==> flow/design.v <==
module uart_1r1w(
	input clk,
	input [2:0] ram_radr,
	output [7:0] ram_rdata,
	input [2:0] ram_wadr,
	input [7:0] ram_wdata,
	input ram_wen
	);
reg[7:0] ram[0:7];
reg[2:0] radr;
always @ (posedge clk) begin
	if (ram_wen)
		ram[ram_wadr] <= ram_wdata;
	radr <= ram_radr;
end
assign ram_rdata = ram[radr];
endmodule
module uart_if(
	input clk,
	input rst_n,
	input rx,
	output tx,
	input rx_rden,
	output [7:0] rx_rdata,
	output rx_fifo_full,
	output rx_fifo_dvalid,
	output rx_fifo_overrun,
	output rx_fifo_underrun,
	input [7:0] tx_wdata,
	input tx_wten,
	output tx_fifo_full,
	output tx_fifo_overrun,
	output tx_fifo_underrun
	);
reg rx1;
reg rx2;
reg s0;
reg s1;
reg s2;
reg s3;
reg s4;
always @ (posedge clk or negedge rst_n) begin
	if (~rst_n) begin
		rx1 <= 1'b1;
		rx2 <= 1'b1;
		s0 <= 1'b1;
		s1 <= 1'b1;
		s2 <= 1'b1;
		s3 <= 1'b1;
		s4 <= 1'b1;
	end
	else begin
		rx1 <= rx;
		rx2 <= rx1;
		s0 <= rx2;
		s1 <= s0;
		s2 <= s1;
		s3 <= s2;
		s4 <= s3;
	end
end
wire edge_rx = ~rx2 & s0;
wire sample_trg;
reg [3:0] rx_state;
wire [3:0] bit_cnt = {2'd0, s0} +  {2'd0, s1} +  {2'd0, s2} +  {2'd0, s3} +  {2'd0, s4}; 
wire bit_data = (bit_cnt >= 3'd3);
wire start_ok = ~bit_data & sample_trg & (rx_state == 4'd1);
wire start_ng =  bit_data & sample_trg & (rx_state == 4'd1);
wire end_ok   =  bit_data & sample_trg & (rx_state == 4'd10);
wire end_ng   = ~bit_data & sample_trg & (rx_state == 4'd10);
wire get_bit =  sample_trg & (rx_state != 4'd10) & sample_trg & (rx_state != 4'd10);
wire start_trg = edge_rx & (rx_state == 4'd0);
reg [12:0] sample_cntr;
always @ (posedge clk or negedge rst_n) begin
	if (~rst_n)
		sample_cntr <= 13'd0;
	else if (start_trg)
		sample_cntr <= 2500;
	else if (start_ok | get_bit)
		sample_cntr <= 5000;
	else if (sample_cntr == 13'd0)
		sample_cntr <= 13'd0;
	else
		sample_cntr <= sample_cntr - 13'd1;
end
assign sample_trg = (sample_cntr == 13'd1);
function [3:0] rx_state_machine;
input [3:0] rx_state;
input edge_rx;
input start_ok;
input start_ng;
input get_bit;
input end_ok;
input end_ng;
begin
	case(rx_state)
		4'd0: if (edge_rx) rx_state_machine = 4'd1;
				  else rx_state_machine = 4'd0;
		4'd1: if (start_ok)  rx_state_machine = 4'd2;
		          else if (start_ng) rx_state_machine = 4'd0;
				  else rx_state_machine = 4'd1;
		4'd2: if (get_bit) rx_state_machine = 4'd3;
				  else  rx_state_machine = 4'd2;
		4'd3: if (get_bit) rx_state_machine = 4'd4;
				  else  rx_state_machine = 4'd3;
		4'd4: if (get_bit) rx_state_machine = 4'd5;
				  else  rx_state_machine = 4'd4;
		4'd5: if (get_bit) rx_state_machine = 4'd6;
				  else  rx_state_machine = 4'd5;
		4'd6: if (get_bit) rx_state_machine = 4'd7;
				  else  rx_state_machine = 4'd6;
		4'd7: if (get_bit) rx_state_machine = 4'd8;
				  else  rx_state_machine = 4'd7;
		4'd8: if (get_bit) rx_state_machine = 4'd9;
				  else  rx_state_machine = 4'd8;
		4'd9: if (get_bit) rx_state_machine = 4'd10;
				  else  rx_state_machine = 4'd9;
		4'd10: if (end_ok)  rx_state_machine = 4'd0;
		          else if (end_ng) rx_state_machine = 4'd0;
				  else rx_state_machine = 4'd10;
		default : rx_state_machine = 4'd0;
	endcase
end
endfunction
wire [3:0] next_rx_state = rx_state_machine( rx_state,
											 edge_rx,
											 start_ok,
											 start_ng,
											 get_bit,
											 end_ok,
											 end_ng);
always @ (posedge clk or negedge rst_n) begin
	if (~rst_n)
		rx_state <= 4'd0;
	else
		rx_state <= next_rx_state;
end
reg [7:0] byte_data;
always @ (posedge clk or negedge rst_n) begin
	if (~rst_n)
		byte_data <= 8'd0;
	else if (start_ok)
		byte_data <= 8'd0;
	else if (get_bit)
		byte_data <= { byte_data[6:0], bit_data } ;
end
reg [2:0] rx_fifo_wcntr;
reg [2:0] rx_fifo_rcntr;
reg [3:0] rx_fifo_dcntr;
always @ (posedge clk or negedge rst_n) begin
	if (~rst_n)
		rx_fifo_wcntr <= 3'd0;
	else if (end_ok)
		rx_fifo_wcntr <= rx_fifo_wcntr + 3'd1;
end
always @ (posedge clk or negedge rst_n) begin
	if (~rst_n)
		rx_fifo_rcntr <= 3'd0;
	else if (rx_rden)
		rx_fifo_rcntr <= rx_fifo_rcntr + 3'd1;
end
always @ (posedge clk or negedge rst_n) begin
	if (~rst_n)
		rx_fifo_dcntr <= 4'd0;
	else if (end_ok & rx_rden)
		rx_fifo_dcntr <= rx_fifo_dcntr;		
	else if (end_ok)
		rx_fifo_dcntr <= rx_fifo_dcntr + 4'd1;
	else if (rx_rden)
		rx_fifo_dcntr <= rx_fifo_dcntr - 4'd1;
end
assign rx_fifo_full = (rx_fifo_dcntr == 4'd8);
assign rx_fifo_dvalid = ~(rx_fifo_dcntr == 4'd0);
assign rx_fifo_overrun = rx_fifo_full & end_ok;
assign rx_fifo_underrun = ~rx_fifo_dvalid & rx_rden;
uart_1r1w rx_fifo (
	.clk(clk),
	.ram_radr(rx_fifo_rcntr),
	.ram_rdata(rx_rdata),
	.ram_wadr(rx_fifo_wcntr),
	.ram_wdata(byte_data),
	.ram_wen(end_ok)
	);
reg [2:0] tx_fifo_wcntr;
reg [2:0] tx_fifo_rcntr;
reg [3:0] tx_fifo_dcntr;
wire tx_rden;
always @ (posedge clk or negedge rst_n) begin
	if (~rst_n)
		tx_fifo_wcntr <= 3'd0;
	else if (tx_wten)
		tx_fifo_wcntr <= tx_fifo_wcntr + 3'd1;
end
always @ (posedge clk or negedge rst_n) begin
	if (~rst_n)
		tx_fifo_rcntr <= 3'd0;
	else if (tx_rden)
		tx_fifo_rcntr <= tx_fifo_rcntr + 3'd1;
end
always @ (posedge clk or negedge rst_n) begin
	if (~rst_n)
		tx_fifo_dcntr <= 4'd0;
	else if (tx_wten & tx_rden)
		tx_fifo_dcntr <= tx_fifo_dcntr;		
	else if (tx_wten)
		tx_fifo_dcntr <= tx_fifo_dcntr + 4'd1;
	else if (tx_rden)
		tx_fifo_dcntr <= tx_fifo_dcntr - 4'd1;
end
assign tx_fifo_full = (tx_fifo_dcntr == 4'd8);
wire   tx_fifo_dvalid = ~(tx_fifo_dcntr == 4'd0);
assign tx_fifo_overrun = tx_fifo_full & tx_wten;
assign tx_fifo_underrun = ~tx_fifo_dvalid & tx_rden;
wire [7:0] tx_rdata;
 uart_1r1w tx_fifo(
	.clk(clk),
	.ram_radr(tx_fifo_rcntr),
	.ram_rdata(tx_rdata),
	.ram_wadr(tx_fifo_wcntr),
	.ram_wdata(tx_wdata),
	.ram_wen(tx_wten)
	);
reg [3:0] tx_out_cntr;
wire tx_cycle_end;
reg tx_state;
wire tx_cntr_start = tx_fifo_dvalid & (tx_state == 1'b0);
always @ (posedge clk or negedge rst_n) begin
	if (~rst_n)
		tx_out_cntr <= 4'd0;
	else if (tx_cntr_start)
		tx_out_cntr <= 4'd10;
	else if (tx_out_cntr == 4'd0)
		tx_out_cntr <= 4'd0;
	else if (tx_cycle_end)
		tx_out_cntr <= tx_out_cntr - 4'd1;
end
reg [12:0] tx_cycle_cntr;
wire tx_cntr_next;
wire tx_start_cycle = tx_cntr_start | tx_cntr_next;
always @ (posedge clk or negedge rst_n) begin
	if (~rst_n)
		tx_cycle_cntr <= 13'd0;
	else if (tx_start_cycle)
		tx_cycle_cntr <= 5000;
	else if (tx_cycle_cntr == 13'd0)
		tx_cycle_cntr <= 13'd0;
	else
		tx_cycle_cntr <= tx_cycle_cntr - 13'd1;
end
assign tx_cycle_end = (tx_cycle_cntr == 13'd1);
assign tx_cntr_next = tx_cycle_end & (tx_out_cntr != 4'd0);
wire tx_cntr_finish = tx_cycle_end & (tx_out_cntr == 4'd0);
assign tx_rden = tx_cntr_finish;
function tx_state_machine;
input tx_state;
input tx_fifo_dvalid;
input tx_cntr_finish;
begin
	case(tx_state)
		1'b0: if (tx_fifo_dvalid) tx_state_machine = 1'b1;
				  else tx_state_machine = 1'b0;
		1'b1: if (tx_cntr_finish) tx_state_machine = 1'b0;
				  else tx_state_machine = 1'b1;
		default : tx_state_machine = 1'b0;
	endcase
end
endfunction
wire next_tx_state = tx_state_machine( tx_state, tx_fifo_dvalid, tx_cntr_finish);
always @ (posedge clk or negedge rst_n) begin
	if (~rst_n)
		tx_state <= 1'b0;
	else
		tx_state <= next_tx_state;
end
reg [9:0] tx_out_data;
always @ (posedge clk or negedge rst_n) begin
	if (~rst_n)
		tx_out_data <= 9'd1;
	else if (tx_cntr_start)
		tx_out_data <= { 1'b0, tx_rdata, 1'b1 };
	else if (tx_cntr_next)
		tx_out_data <= { tx_out_data[8:0], 1'b1 };
end
assign tx = tx_out_data[9] | (tx_state == 1'b0);
endmodule
# From RTL to reports: uart_if
# What the tools print for uart_if, step after step.
# Line numbers count from 1 in the design file above.
# Operators: Yosys type, input widths -> output width; for muxes data width and select width s.
# Cell names lack the library's common part.
# A cell with -- has no value.
[setup]
design = "uart_if"
clock = "clk"
cell_library = "sky130hd"
corner = "tt_025C_1v80"

# Word level
# Counts by Yosys on the flattened word-level netlist (proc, flatten, opt, wreduce; memories kept). Register bits leave out memories and registers merged into their read ports (data or address). Print and check cells are left out.
# Memory sizes are those after Yosys's memory passes, which may raise the word count (mostly to a power of two), join words into wider ones and drop unused or constant bits.
[bits]
ff_bits = 80
mem_count = 2
rom_bits = 0
out_inout_bits = 16
ram_bits = 128
inputBits = 13
latchBits = 0
clocked_rd_ports_x_width = 16
[memory_table]
columns = ["memory", "size", "word_bits", "rd", "wr", "line", "text"]
rows = [
  ["rx_fifo.ram", 8, 8, 1, 1, 9, "reg[7:0] ram[0:7];"],
  ["tx_fifo.ram", 8, 8, 1, 1, 9, ""],
]
[classes]
cmp = 1
add_sub_neg = 15
n_eq = 15
mux = 39
logic = 30
multipliers = 0
reduce_and_logical = 14
shift = 0
div_mod_pow = 0
[op_table]
columns = ["operator", "n"]
rows = [
  ["$mux 13", 5],
  ["$pmux 4 s11", 1],
  ["$mux 4", 10],
  ["$mux 8", 4],
  ["$sub 13x1->13 const B", 2],
  ["$eq 13x1->1 const B", 2],
  ["$logic_not 13->1", 2],
  ["$and 1x1->1", 20],
  ["$eq 4x4->1 const B", 5],
  ["$mux 10", 2],
  ["$eq 4x3->1 const B", 4],
  ["$logic_not 4->1", 4],
  ["$add 3x1->3 const B", 4],
  ["$sub 4x1->4 const B", 3],
  ["$mux 1", 10],
  ["$mux 3", 3],
  ["$reduce_bool 2->1", 4],
  ["$add 4x1->4 const B", 2],
  ["$eq 4x2->1 const B", 2],
  ["$not 1->1", 7],
  ["$mux 2", 3],
  ["$reduce_and 2->1", 2],
  ["$add 3x1->4", 1],
  ["$add 4x1->4", 1],
  ["$eq 4x1->1 const B", 1],
  ["$ge 4x2->1 const B", 1],
  ["$ne 4x4->1 const B", 1],
  ["$reduce_bool 4->1", 1],
]
# Other operator kinds: 5; their cells: 7.

# Depth
# Depth = most cells in a row (Yosys ltp): at word level without a register or memory, in the mapped netlist without a sequential cell, where the memories' decode and read muxes count.
[depth]
ltp_word = 11
ABC_AREA = 0
mapped_depth = 15
ltp_nobuf = 14

# Synthesis result
# Yosys stat after the flow's synthesis: flattened, memories mapped to cells. It holds for the ABC_AREA given above (unset counts as 0); a run with the other value may have another netlist.
# The area totals of this step are shown rounded.
[synth_totals]
area_um2 = 9100
flip_flops = 220
mapped_cells = 607
buffers = 22
[by_type]
columns = ["cell_type", "n", "type_area_um2"]
rows = [
  ["edfxtp_1", 128, 3.84E+03],
  ["dfrtp_1", 78, 1.95E+03],
  ["mux4_2", 32, 720.691],
  ["nand2_1", 58, 217.709],
  ["dfstp_2", 8, 210.202],
  ["xnor2_1", 23, 201.443],
  ["mux2_2", 17, 191.434],
  ["ha_1", 14, 175.168],
  ["nand3_1", 31, 155.149],
  ["dfxtp_1", 6, 120.115],
  ["nor2_1", 32, 120.115],
  ["nor3_1", 22, 110.106],
  ["mux2i_1", 10, 100.096],
  ["xor2_1", 11, 96.342],
  ["a21oi_1", 18, 90.086],
  ["fa_1", 4, 80.077],
  ["nand2b_1", 9, 56.304],
  ["o21ai_0", 11, 55.053],
]
# Not listed: further types 32, cells in them 95.
# The figures by module come from a second, unflattened synthesis with its own total; it is not the netlist above.
[unflattened]
cells_unflattened = 608
area_unflattened_um2 = 9400
# Rows give one instance, submodules left out.
[by_module]
columns = ["module", "n_cells", "area_um2", "instances"]
rows = [
  ["uart_1r1w", 109, 2600, 2],
  ["uart_if", 390, 4200, 1],
]

# Path before layout
# OpenSTA on the mapped netlist: ideal clock, no wires. The path of least setup slack (recovery checks aside). Input and output delay are each 20% of the period. Register names are those of the netlist, which keeps one name where synthesis merged equal registers.
[synth_timing]
path_type = "register to register"
from = "reg s1"
to = "mem rx_fifo.ram[2][0]"
arrival_ns = 2.981
n_path_buf = 1
launch_ns = 0.000
path_stages = 10
period_ns = 3.36
delay_ns = 3.379
setup_time_ns = 0.398
path_slack_ns = -0.019
period_less_setup_slack_ns = 3.379
# "delay_ns" is the arrival time less input delay plus setup time.
# "path_stages" counts driving pins, that of a launching flip-flop among them; a cell with two outputs on the path counts twice.
# "period_less_setup_slack_ns" is the clock period less the worst setup slack; recovery checks do not enter. This is arithmetic on one report: input and output delays are still those of the set period (20% each).
# The rows between start and end are the longest chain of elaborated cells between them; the timing report does not say that the signal goes this way. Where chains are equally long, one stands for them.
# A line is the first line of the expression or statement that the cell stems from. Yosys adds cells for indexed reads and writes and turns some case tables into memories.
# Only ways into the end's enable, where the timed path ends, are counted here.
[synth_via]
path_cell_list = "dfstp_2 > fa_1 > inv_1 > fa_1 > inv_1 > a21o_1 > and3_1 > buf_2 > inv_2 > nor4b_1"
elab_chain_cells = 8
cone_cells = 9
cone_classes = "4 x add/sub; 1 x compare; 2 x mux; 2 x logic"
[synth_rtl]
columns = ["item", "line", "text"]
rows = [
  ["start: declaration", 38, "reg s1;"],
  ["start: assignment", 47, "s1 <= 1'b1;"],
  ["start: assignment", 56, "s1 <= s0;"],
  ["$add 1x1->2", 65, "wire [3:0] bit_cnt = {2'd0, s0} +  {2'd0, s1} +  {2'd0, s2} +  {2'd0, s3} +  {2'd0, s4};"],
  ["$add 2x1->3", 65, ""],
  ["$add 3x1->4", 65, ""],
  ["$add 4x1->4", 65, ""],
  ["$ge 4x2->1", 66, "wire bit_data = (bit_cnt >= 3'd3);"],
  ["$and 1x1->1 (2 in a row)", 69, "wire end_ok   =  bit_data & sample_trg & (rx_state == 4'd10);"],
  ["$mux 3", 12, "if (ram_wen)"],
  ["end: declaration", 9, "reg[7:0] ram[0:7];"],
]

# Worst path after layout
# Path of least setup slack in the final report of run 1 (OpenROAD, finished layout, wires in). Where an end is a register, its clock arrival counts in the times.
[layout_timing]
path_type = "register to output"
from = "reg s1"
to = "out rx_fifo_overrun"
path_stages = 9
out_delay_ns = 1.01
n_path_buf = 1
path_slack_ns = 0.60
launch_ns = 0.54
arrival_ns = 3.42
period_ns = 5.03
# The rows between start and end are the longest chain of elaborated cells between them; the timing report does not say that the signal goes this way. Where chains are equally long, one stands for them.
[layout_via]
path_cell_list = "dfstp_2 > fa_1 > inv_1 > fa_1 > inv_1 > a21o_1 > and3_1 > and2_1 > clkdlybuf4s50_1"
elab_chain_cells = 8
cone_cells = 8
cone_classes = "4 x add/sub; 1 x compare; 3 x logic"
[layout_rtl]
columns = ["item", "line", "text"]
rows = [
  ["start: declaration", 38, "reg s1;"],
  ["start: assignment", 47, "s1 <= 1'b1;"],
  ["start: assignment", 56, "s1 <= s0;"],
  ["$add 1x1->2", 65, "wire [3:0] bit_cnt = {2'd0, s0} +  {2'd0, s1} +  {2'd0, s2} +  {2'd0, s3} +  {2'd0, s4};"],
  ["$add 2x1->3", 65, ""],
  ["$add 3x1->4", 65, ""],
  ["$add 4x1->4", 65, ""],
  ["$ge 4x2->1", 66, "wire bit_data = (bit_cnt >= 3'd3);"],
  ["$and 1x1->1 (2 in a row)", 69, "wire end_ok   =  bit_data & sample_trg & (rx_state == 4'd10);"],
  ["$and 1x1->1", 174, "assign rx_fifo_overrun = rx_fifo_full & end_ok;"],
  ["end: declaration", 27, "output rx_fifo_overrun,"],
]

# Record of 2 stored runs of the RTL-to-layout flow on uart_if, platform sky130hd. The runs are unordered. Constraints: input delay and output delay 20% of the set period each, output load 0.01 pF.
# "achievedPeriod_ns" means the clock period less the worst setup slack. The figure is calculated, with input and output delays left at 20% of the set period.
# By "critical_path_time_ns" is meant the share of the clock period that the worst setup path is allowed (20% is reserved at inputs, 20% at outputs), minus its slack. Clock arrival times at its registers enter into it.
# "totalPower_mw" rests on the timing tool's default activity at the inputs, not on a simulated workload.
# Measured values are rounded.

[[run]]
name = "run 1"
[run.settings]
period_ns = 5.03
CORE_UTILIZATION = 17
PLACE_DENSITY_LB_ADDON = 0.0
CELL_PAD_IN_SITES_GLOBAL_PLACEMENT = 0
CELL_PAD_IN_SITES_DETAIL_PLACEMENT = 1
TNS_END_PERCENT = 95
GPL_TIMING_DRIVEN = 1
GPL_ROUTABILITY_DRIVEN = 1
CTS_CLUSTER_DIAMETER = 49
CAP_MARGIN = 20
CORE_MARGIN = 2
SLEW_MARGIN = 20
[run.results]
yosys.chip_area_um2 = 9100
total_die_area_um2 = 55000
layout_stdcell_area_um2 = 12000
finalUtil_pct = 23
setup_ws_ns = 0.60
total_negative_slack_ns = 0.000
worst_hold_slack_ns = 0.36
totalPower_mw = 6.1
achievedPeriod_ns = 4.426
critical_path_time_ns = 3.42
worst_path_kind = "register to output"

[[run]]
name = "run 2"
[run.settings]
period_ns = 2.16
CORE_UTILIZATION = 28
SETUP_SLACK_MARGIN = -0.14
PLACE_DENSITY_LB_ADDON = 0.16
HOLD_SLACK_MARGIN = 0.06
TNS_END_PERCENT = 20
ABC_AREA = 0
CAP_MARGIN = 40
CORE_MARGIN = 2
SLEW_MARGIN = 20
[run.results]
yosys.chip_area_um2 = 9100
total_die_area_um2 = 34000
layout_stdcell_area_um2 = 12000
finalUtil_pct = 37
setup_ws_ns = -0.98
total_negative_slack_ns = -59
worst_hold_slack_ns = 0.33
totalPower_mw = 12
achievedPeriod_ns = 3.139
critical_path_time_ns = 2.71
worst_path_kind = "register to output"
